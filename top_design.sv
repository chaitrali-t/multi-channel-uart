==> flow/design.v <==
module baud_gen (
    input  wire clk,
    input  wire rst,
    output reg  baud_tick
);
    parameter BAUD_DIV = 5208;
    reg [12:0] count;
    always @(posedge clk or posedge rst) begin
        if (rst) begin
            count <= 0;
            baud_tick <= 0;
        end else begin
            if (count == BAUD_DIV - 1) begin
                count <= 0;
                baud_tick <= 1;
            end else begin
                count <= count + 1;
                baud_tick <= 0;
            end
        end
    end
endmodule
module tx (
    input  wire clk,
    input  wire rst,
    input  wire baud_tick,
    input  wire tx_start,
    input  wire [7:0] tx_data,
    output reg  tx,
    output reg  tx_busy
);
    reg [3:0] bit_cnt;
    reg [9:0] shift_reg;
    always @(posedge clk or posedge rst) begin
        if (rst) begin
            tx <= 1'b1;
            tx_busy <= 0;
            bit_cnt <= 0;
            shift_reg <= 0;
        end else begin
            if (tx_start && !tx_busy) begin
                shift_reg <= {1'b1, tx_data, 1'b0};
                tx_busy <= 1;
                bit_cnt <= 0;
            end
            else if (baud_tick && tx_busy) begin
                tx <= shift_reg[0];
                shift_reg <= shift_reg >> 1;
                bit_cnt <= bit_cnt + 1;
                if (bit_cnt == 9) begin
                    tx_busy <= 0;
                    tx <= 1'b1;
                end
            end
        end
    end
endmodule
module rx (
    input  wire clk,
    input  wire rst,
    input  wire baud_tick,
    input  wire rx,
    output reg  [7:0] rx_data,
    output reg  rx_done
);
    reg [3:0] bit_cnt;
    reg [7:0] rx_shift;
    reg receiving;
    always @(posedge clk or posedge rst) begin
        if (rst) begin
            bit_cnt <= 0;
            rx_shift <= 0;
            receiving <= 0;
            rx_done <= 0;
        end else begin
            rx_done <= 0;
            if (!receiving && rx == 0) begin
                receiving <= 1;
                bit_cnt <= 0;
            end
            else if (receiving && baud_tick) begin
                bit_cnt <= bit_cnt + 1;
                if (bit_cnt >= 1 && bit_cnt <= 8) begin
                    rx_shift <= {rx, rx_shift[7:1]};
                end
                if (bit_cnt == 9) begin
                    receiving <= 0;
                    rx_data <= rx_shift;
                    rx_done <= 1;
                end
            end
        end
    end
endmodule
module channel (
    input  wire clk,
    input  wire rst,
    input  wire baud_tick,
    input  wire rx,
    input  wire tx_start,
    input  wire [7:0] tx_data,
    output wire tx,
    output wire [7:0] rx_data,
    output wire rx_done,
    output wire tx_busy
);
    tx tx_inst (
        .clk(clk),
        .rst(rst),
        .baud_tick(baud_tick),
        .tx_start(tx_start),
        .tx_data(tx_data),
        .tx(tx),
        .tx_busy(tx_busy)
    );
    rx rx_inst (
        .clk(clk),
        .rst(rst),
        .baud_tick(baud_tick),
        .rx(rx),
        .rx_data(rx_data),
        .rx_done(rx_done)
    );
endmodule
module multi_uart_top (
    input  wire clk,
    input  wire rst,
    input  wire rx_ch0,
    input  wire rx_ch1,
    input  wire tx_start_ch0,
    input  wire tx_start_ch1,
    input  wire [7:0] tx_data_ch0,
    input  wire [7:0] tx_data_ch1,
    output wire tx_ch0,
    output wire tx_ch1,
    output wire [7:0] rx_data_ch0,
    output wire [7:0] rx_data_ch1,
    output wire rx_done_ch0,
    output wire rx_done_ch1
);
    wire baud_tick;
    wire tx_busy_ch0;
    wire tx_busy_ch1;
    baud_gen bg (
        .clk(clk),
        .rst(rst),
        .baud_tick(baud_tick)
    );
    channel ch0 (
        .clk(clk),
        .rst(rst),
        .baud_tick(baud_tick),
        .rx(rx_ch0),
        .tx_start(tx_start_ch0),
        .tx_data(tx_data_ch0),
        .tx(tx_ch0),
        .rx_data(rx_data_ch0),
        .rx_done(rx_done_ch0),
        .tx_busy(tx_busy_ch0)
    );
    channel ch1 (
        .clk(clk),
        .rst(rst),
        .baud_tick(baud_tick),
        .rx(rx_ch1),
        .tx_start(tx_start_ch1),
        .tx_data(tx_data_ch1),
        .tx(tx_ch1),
        .rx_data(rx_data_ch1),
        .rx_done(rx_done_ch1),
        .tx_busy(tx_busy_ch1)
    );
endmodule
Reports on multi_uart_top
Tool output for the design above, in the order of the flow.
Lines are those of the file above, counted from 1.
Operators carry their Yosys type and port widths (W data, S select, Z words).
Not given: n/a
Set-up
  top: multi_uart_top
  clock port: clk
  standard-cell library: sky130hd
  corner: tt_025C_1v80

Word level
Yosys after proc, flatten, opt, wreduce and memory -nomap, before mapping. Memory bits, and registers merged into a memory's read port (data or address), are not among the register bits. Print and check cells are not counted. Equal cells are merged and count once.
Bit counts
  output and inout bits: 20
  bits in registers: 90
  input bits: 22
  word-level cells: 107
Operators by class
  add/sub/neg operators: 5
  bitwise gates (word level): 7
  muxes and demuxes: 34
  reduce/logical cells: 32
  equality and inequality tests: 5
  order comparisons: 4
Operator list (number)
  $mux W10: 4
  $mux W4: 8
  $mux W1: 21
  $reduce_bool A2 Y1: 8
  $add A4 B1 Y4 const B: 4
  $eq A4 B4 Y1 const B: 4
  $add A13 B1 Y13 const B: 1
  $eq A13 B13 Y1 const B: 1
  $mux W13: 1
  $reduce_and A2 Y1: 6
  $logic_and A1 B1 Y1: 10
  $ge A4 B1 Y1 const B: 2
  $le A4 B4 Y1 const B: 2
  $reduce_and A4 Y1: 2
  $not A1 Y1: 7
  $reduce_and A3 Y1: 2
  $logic_not A1 Y1: 4

Logic depth
Longest topological path by Yosys (ltp), each cell counted once; first at word level (registers and memories cut), then after technology mapping (sequential cells cut; the memories' decode and read muxes count).
Depth
  word-level depth: 4
  ABC_AREA: 0
  mapped depth: 5
  mapped depth without buffers: 5

After synthesis
Yosys stat after the flow's synthesis: flattened, memories mapped to cells. It holds for the ABC_AREA given above (unset counts as 0); a run with the other value may have another netlist.
Cell types
  sky130_fd_sc_hd__dfrtp_1: number 72, total area 1.8E+03 µm²
  sky130_fd_sc_hd__edfxtp_1: number 16, total area 480.461 µm²
  sky130_fd_sc_hd__mux2_2: number 16, total area 180.173 µm²
  sky130_fd_sc_hd__ha_1: number 13, total area 162.656 µm²
  sky130_fd_sc_hd__a22o_1: number 15, total area 131.376 µm²
  sky130_fd_sc_hd__mux2i_1: number 8, total area 80.077 µm²
  sky130_fd_sc_hd__xor2_1: number 9, total area 78.826 µm²
  sky130_fd_sc_hd__a21o_1: number 10, total area 75.072 µm²
  sky130_fd_sc_hd__nor2b_1: number 12, total area 75.072 µm²
  sky130_fd_sc_hd__a21oi_1: number 14, total area 70.067 µm²
  sky130_fd_sc_hd__nand2_1: number 18, total area 67.565 µm²
  sky130_fd_sc_hd__xnor2_1: number 7, total area 61.309 µm²
  sky130_fd_sc_hd__a211oi_1: number 8, total area 60.058 µm²
  sky130_fd_sc_hd__o21ai_0: number 12, total area 60.058 µm²
  sky130_fd_sc_hd__dfstp_2: number 2, total area 52.55 µm²
  sky130_fd_sc_hd__inv_1: number 14, total area 52.55 µm²
  sky130_fd_sc_hd__nor2_1: number 14, total area 52.55 µm²
  sky130_fd_sc_hd__nand3_1: number 9, total area 45.043 µm²
Other cell types: 29; their cells: 54.
Mapped netlist
  sequential part of the area: 2334.7 µm²
  standard cells after synthesis: 323
  buffers: 12
  flip-flop cells: 90
  chip area (Yosys): 4018.9 µm²
By module: a second synthesis without flattening, with its own total; a netlist apart from the flattened one above.
Unflattened totals
  cell total of the unflattened synthesis: 319
  area total of the unflattened synthesis: 3915.0 µm²
Rows give one instance, submodules left out.
By module
  rx: instances 2, sequential area 590.6 µm², cells 59, area 907.1 µm²
  tx: instances 2, sequential area 401.6 µm², cells 71, area 720.7 µm²
  baud_gen: instances 1, sequential area 350.3 µm², cells 59, area 659.4 µm²
  channel: instances 2, sequential area 0.0 µm², cells 0, area 0.0 µm²
  multi_uart_top: instances 1, sequential area 0.0 µm², cells 0, area 0.0 µm²

Timing after synthesis
Path of least setup slack by OpenSTA after synthesis, without wires, with an ideal clock, recovery checks aside; 20% of the period is set as input and as output delay. Where synthesis merged equal registers, the netlist keeps one of their names.
Timing after synthesis
  kind: input to register
  start point: input rst
  end point: register ch1.rx_inst.rx_data[0]
  path buffers: 0
  stages: 1
  data required time: 3.615 ns
  input delay: 0.802 ns
  time at the first pin: 0.802 ns
  setup time: 0.395 ns
  data arrival time: 1.716 ns
  setup slack: 1.899 ns
  delay of the path: 1.309 ns
  clock period: 4.01 ns
  synthesis period reached: 2.111 ns
"delay of the path" is the arrival time less input delay plus setup time.
"stages": output pins that drive a net of the path, with the launching flip-flop's if there is one; two outputs of one cell count as two.
"synthesis period reached" is the clock period less the worst setup slack; recovery checks do not enter. This is arithmetic on one report: input and output delays are still those of the set period (20% each).
The rows between start and end are the longest chain of elaborated cells between them; the timing report does not say that the signal goes this way. Where chains are equally long, one stands for them.
A line is the first line of the expression or statement that the cell stems from. Yosys adds cells for indexed reads and writes and turns some case tables into memories.
Between the ends, after synthesis
  cell sequence: sky130_fd_sc_hd__nor4_1
  length of the longest elaborated chain: 2
  elaborated cells on any way between the ends: 2
  source lines of those cells: 0
  classes of those cells: 1 x logic; 1 x reduce/logical
Ends and longest elaborated chain, after synthesis
  start: declaration: RTL line 127  | input  wire rst,
  $not A1 Y1
  $reduce_and A4 Y1
  end: assignment: RTL line 88  | rx_data <= rx_shift;
  end: declaration: RTL line 63  | output reg  [7:0] rx_data,

Worst path after layout
From the final timing report of job 1: the path of least setup slack in the routed layout; clock arrival at registers is part of the times.
Timing after layout
  kind: register to register
  start point: register ch0.rx_inst.bit_cnt[0]
  end point: register ch0.rx_inst.rx_shift[6]
  clock period: 1.52 ns
  setup time: 0.11 ns
  data required time: 1.75 ns
  stages: 7
  setup slack: -0.11 ns
  path buffers: 1
  data arrival time: 1.86 ns
  time at the first pin: 0.35 ns
The rows between start and end are the longest chain of elaborated cells between them; the timing report does not say that the signal goes this way. Where chains are equally long, one stands for them.
A register here has more assigning lines than the two given.
Between the ends, after layout
  cell sequence: sky130_fd_sc_hd__dfrtp_2 sky130_fd_sc_hd__inv_4 sky130_fd_sc_hd__ha_4 sky130_fd_sc_hd__nor4b_4 sky130_fd_sc_hd__a211oi_4 sky130_fd_sc_hd__buf_6 sky130_fd_sc_hd__mux2_4
  length of the longest elaborated chain: 3
  elaborated cells on any way between the ends: 4
  source lines of those cells: 1
  classes of those cells: 2 x compare; 2 x reduce/logical
Ends and longest elaborated chain, after layout
  start: declaration: RTL line 66  | reg [3:0] bit_cnt;
  start: assignment: RTL line 71  | bit_cnt <= 0;
  start: assignment: RTL line 82  | bit_cnt <= bit_cnt + 1;
  $ge A4 B1 Y1: RTL line 83  | if (bit_cnt >= 1 && bit_cnt <= 8) begin
  $logic_and A1 B1 Y1: RTL line 83
  $reduce_and A3 Y1
  end: assignment: RTL line 72  | rx_shift <= 0;
  end: assignment: RTL line 84  | rx_shift <= {rx, rx_shift[7:1]};
  end: declaration: RTL line 67  | reg [7:0] rx_shift;

Measured data: module multi_uart_top, platform sky130hd, 2 stored runs of the flow under differing settings, order arbitrary. Input and output delays are each 20% of the period that was set; the output load is 0.01 pF.
"achieved clock period (ns)" is the run's clock period less its worst setup slack. It is reckoned from that one timing run; input and output delays stay at 20% of the period that was set.
By "worst setup path time (ns)" is meant the share of the clock period that the worst setup path is allowed (20% is reserved at inputs, 20% at outputs), minus its slack. Clock arrival times at its registers enter into it.
"finish__power__total" rests on the timing tool's default activity at the inputs, not on a simulated workload.

settings of job 1
{
  "period_ns": 1.52,
  "CORE_UTILIZATION": 24,
  "PLACE_DENSITY_LB_ADDON": 0.24,
  "CELL_PAD_IN_SITES_DETAIL_PLACEMENT": 2,
  "GPL_TIMING_DRIVEN": 1,
  "CAP_MARGIN": 5,
  "SLEW_MARGIN": 5,
  "MIN_ROUTING_LAYER": "met2",
  "MAX_ROUTING_LAYER": "met5",
  "CORE_MARGIN": 2
}
report of job 1
yosys chip area after synthesis (um^2): 4018.9
finish__design__die__area: 17796.9
finish__design__instance__area__stdcell: 5571.6
finish__design__instance__utilization: 0.3384
finish__timing__setup__ws: -0.105
finish__timing__setup__tns: -1.295
finish__timing__hold__ws: 0.455
finish__power__total: 5.087e-03
achieved clock period (ns): 1.625
worst setup path time (ns): 1.63
worst setup path kind: register to register

settings of job 2
{
  "period_ns": 2.08,
  "CORE_UTILIZATION": 31,
  "SETUP_SLACK_MARGIN": -0.06,
  "CORE_ASPECT_RATIO": 1.51,
  "CORE_MARGIN": 2,
  "CELL_PAD_IN_SITES_GLOBAL_PLACEMENT": 0,
  "TNS_END_PERCENT": 20,
  "CTS_CLUSTER_SIZE": 69,
  "CTS_CLUSTER_DIAMETER": 350,
  "CAP_MARGIN": 5,
  "MIN_ROUTING_LAYER": "met1",
  "MAX_ROUTING_LAYER": "met4",
  "SLEW_MARGIN": 20
}
report of job 2
yosys chip area after synthesis (um^2): 4018.9
finish__design__die__area: 13909.6
finish__design__instance__area__stdcell: 5059.9
finish__design__instance__utilization: 0.3965
finish__timing__setup__ws: 0.242
finish__timing__setup__tns: 0.000
finish__timing__hold__ws: 0.445
finish__power__total: 4.108e-03
achieved clock period (ns): 1.838
worst setup path time (ns): 1.84
worst setup path kind: register to register
